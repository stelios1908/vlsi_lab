==> flow/design.v <==
module dec_16 #(
   parameter widthi = 4
)(
    input clk,rst,enable,
    input [widthi-1:0] in,
    output [widtho-1:0] out
);
localparam widtho = 2**widthi;
wire [widtho-1:0] tempout;
wire [widtho-1:0] out;
dec_8 dec1(clk,rst,in[widthi-1],in[widthi-2:0],tempout[widtho/2-1:0]);
dec_8 dec2(clk,rst,!in[widthi-1],in[widthi-2:0],tempout[widtho-1:widtho/2]);
assign out = (!enable)? tempout : 0;
endmodule
module dec_8 #(
    parameter widthi=3
)(
    input clk,rst,enable,
    input [widthi-1:0]in,
    output [widtho-1:0]regout
);
localparam widtho=2**widthi;
reg [widtho-1:0] out;
reg [widtho-1:0] regout;
always @(*)  begin
    out=0;
    if(!enable) begin
     out[in]=1'b1;
    end
end
always @(posedge clk)  begin
    if(!rst) regout <= 0;
    else  regout <= out;   
end
endmodule
* Step by step through the tools: dec_16 *
Tool output for the design above, in the order of the flow.
Line numbers count from 1 in the design file above.
Library cell names are shortened.
Not given: -

inputs
  top = dec_16
  clock port = clk
  library = sky130hd
  library corner = tt_025C_1v80

* Elaborated design *
Yosys after proc, flatten, opt, wreduce and memory -nomap, before mapping. Enables and synchronous resets that opt folds into registers are not counted as muxes. Memory bits, and registers merged into a memory's read port (data or address), are not among the register bits. Print and check cells are not counted. Equal cells are merged and count once.

word-level totals
  latch bits = 0
  word width x clocked read ports = 0
  memories = 0
  flip-flop bits (word level) = 16
  bits in read-only memories = 0
  RAM bits = 0
  bits of input ports = 7

operators by class
  shift operators = 1
  reduce/logical cells = 2
  multiply operators = 0
  add/sub/neg operators = 1
  bitwise operators = 1
  div/mod/pow operators = 0
  eq/ne operators = 0
  multiplexer cells = 1
  $lt $le $gt $ge = 0

operator list
  kind                                                             count
  16-bit two-way mux                                               1
  1-bit by 4-bit variable shift with 8-bit output with constant A  1
  3-bit negation with 4-bit output                                 1
  2-bit AND reduction                                              1
  2-bit OR reduction                                               1
  1-bit NOT                                                        1

* Depth *
Longest topological path by Yosys (ltp), each cell counted once; first at word level (registers and memories cut), then after technology mapping (sequential cells cut; the memories' decode and read muxes count).

logic depth
  word-level depth = 2
  ABC_AREA = 1
  gate-level depth with buffers = 7

* Synthesis result *
The flow's flattened synthesis, as Yosys stat reports it; memories are mapped. The netlist is that of the ABC_AREA named above (0 if unset); the other value can give another one.
The area totals of this step are shown rounded.

cell types
  cell type  count
  dfxtp_1    16
  inv_1      24
  nor2_1     22
  nor3_1     12
  ha_1       4
  nand2_1    6
  nand2_2    3
  nand2_4    1
  nand4_1    1
  buf_2      1
  clkbuf_2   1
  inv_2      1

mapped netlist
  flip-flops = 16
  mapped area = 676 um2
  cell count = 92
  sequential area = 320 um2
  buffers = 2

* Path before layout *
Path of least setup slack by OpenSTA after synthesis, without wires, with an ideal clock, recovery checks aside; 20% of the period is set as input and as output delay. Where synthesis merged equal registers, the netlist keeps one of their names.

path post-synthesis
  kind = in2out
  from = input port enable
  to = output port out[10]
  launch time at the first pin = 0.300 ns
  path delay = 0.479 ns
  stages on the path = 3
  period = 1.5 ns
  input delay = 0.300 ns
  required time = 1.200 ns
  data arrival time = 0.779 ns
  external output delay = 0.300 ns
  path slack = 0.421 ns
  synthesis period reached = 1.079 ns

"path delay" = arrival - input delay + setup time.
A path that ends at an output port has no setup time.
"stages on the path" counts driving pins, that of a launching flip-flop among them; a cell with two outputs on the path counts twice.
"synthesis period reached" = period - worst setup slack (recovery checks aside). The figure is calculated, with input and output delays left at 20% of the set period.
Between the ends stands the longest chain of elaborated cells between them, by number of cells; it is not shown to be the way that was timed. Of several equally long chains one is given.
A line is the first line of the expression or statement that the cell stems from. Yosys adds cells for indexed reads and writes and turns some case tables into memories.

between the ends, post-synthesis
  cell sequence = clkbuf_2 > buf_2 > nor2_1
  length of the longest elaborated chain = 1
  elaborated cells between the ends (all ways) = 1

ends and longest elaborated chain, post-synthesis
  item                line  text
  start: declaration  4     input clk,rst,enable,
  16-bit two-way mux  13    assign out = (!enable)? tempout : 0;
  end: declaration    6     output [widtho-1:0] out

* Timing after layout *
From the final timing report of job 1: the path of least setup slack in the routed layout; clock arrival at registers is part of the times.

path after layout
  kind = in2out
  from = input port enable
  to = output port out[13]
  data arrival time = 1.59 ns
  external output delay = 0.47 ns
  required time = 1.90 ns
  launch time at the first pin = 0.47 ns
  period = 2.37 ns
  path slack = 0.31 ns
  input delay = 0.47 ns
  stages on the path = 4

Between the ends stands the longest chain of elaborated cells between them, by number of cells; it is not shown to be the way that was timed. Of several equally long chains one is given.

between the ends, after layout
  cell sequence = clkbuf_2 > buf_2 > nor2_1 > clkdlybuf4s50_1
  length of the longest elaborated chain = 1
  elaborated cells between the ends (all ways) = 1

ends and longest elaborated chain, after layout
  item                line  text
  start: declaration  4     input clk,rst,enable,
  16-bit two-way mux  13    assign out = (!enable)? tempout : 0;
  end: declaration    6     output [widtho-1:0] out

==> runs of dec_16 <==
Measured results for dec_16: 2 stored runs of the Yosys and OpenROAD flow on sky130hd. The settings differ; the order carries no meaning. The constraints put input and output delay at 20% of the set period each and load the outputs with 0.01 pF.
"achieved clock period": clock period set for the run, less the worst setup slack. It is reckoned from that one timing run; input and output delays stay at 20% of the period that was set.
"power": no workload was simulated; the value follows from the tool's default switching activity.
The results are shown rounded.

Job 1
==> flow/run.sh <==
#!/bin/bash
# the make line also repeats the synthesis and layout settings of config.mk as NAME=value (left out here)
make -C /OpenROAD-flow-scripts/flow DESIGN_CONFIG=/design/flow/config.mk WORK_HOME=/design/flow/orfs CLKGATE_MAP_FILE= finish
==> flow/config.mk <==
export PLATFORM = sky130hd
export DESIGN_NAME = dec_16
export DESIGN_NICKNAME = dec_16
export VERILOG_FILES = /design/flow/design.v
export SDC_FILE = /design/flow/constraint.sdc
export NUM_CORES = 4
export LEC_CHECK = 0
export ABC_AREA = 1
export CAP_MARGIN = 20
export CELL_PAD_IN_SITES_DETAIL_PLACEMENT = 1
export CORE_MARGIN = 7
export CORE_UTILIZATION = 44
export CTS_CLUSTER_DIAMETER = 130
export GPL_TIMING_DRIVEN = 0
export PLACE_DENSITY = 0.83
export SLEW_MARGIN = 20
export TNS_END_PERCENT = 55
==> flow/constraint.sdc <==
create_clock -name core_clock -period 2.37 [get_ports {clk}]
set_input_delay 0.4740 -clock core_clock [delete_from_list [all_inputs] [get_ports {clk}]]
set_output_delay 0.4740 -clock core_clock [all_outputs]
set_load 0.01 [all_outputs]

==> results of job 1 <==
chip area after synthesis (Yosys): 676 um2
die area: 2830 um2
standard-cell area of the final layout: 927 um2
worst setup slack after layout: 0.305 ns
worst hold slack: 0.999 ns
power: 484 uW
achieved clock period: 2.065 ns

Job 2
==> flow/run.sh <==
#!/bin/bash
# the make line also repeats the synthesis and layout settings of config.mk as NAME=value (left out here)
make -C /OpenROAD-flow-scripts/flow DESIGN_CONFIG=/design/flow/config.mk WORK_HOME=/design/flow/orfs CLKGATE_MAP_FILE= finish
==> flow/config.mk <==
export PLATFORM = sky130hd
export DESIGN_NAME = dec_16
export DESIGN_NICKNAME = dec_16
export VERILOG_FILES = /design/flow/design.v
export SDC_FILE = /design/flow/constraint.sdc
export NUM_CORES = 4
export LEC_CHECK = 0
export CAP_MARGIN = 20
export CORE_MARGIN = 2
export CORE_UTILIZATION = 40
export SETUP_SLACK_MARGIN = 0.12
export SLEW_MARGIN = 20
==> flow/constraint.sdc <==
create_clock -name core_clock -period 1.66 [get_ports {clk}]
set_input_delay 0.3320 -clock core_clock [delete_from_list [all_inputs] [get_ports {clk}]]
set_output_delay 0.3320 -clock core_clock [all_outputs]
set_load 0.01 [all_outputs]

==> results of job 2 <==
chip area after synthesis (Yosys): 669 um2
die area: 2020 um2
standard-cell area of the final layout: 1020 um2
worst setup slack after layout: 0.215 ns
worst hold slack: 0.508 ns
power: 741 uW
achieved clock period: 1.445 ns
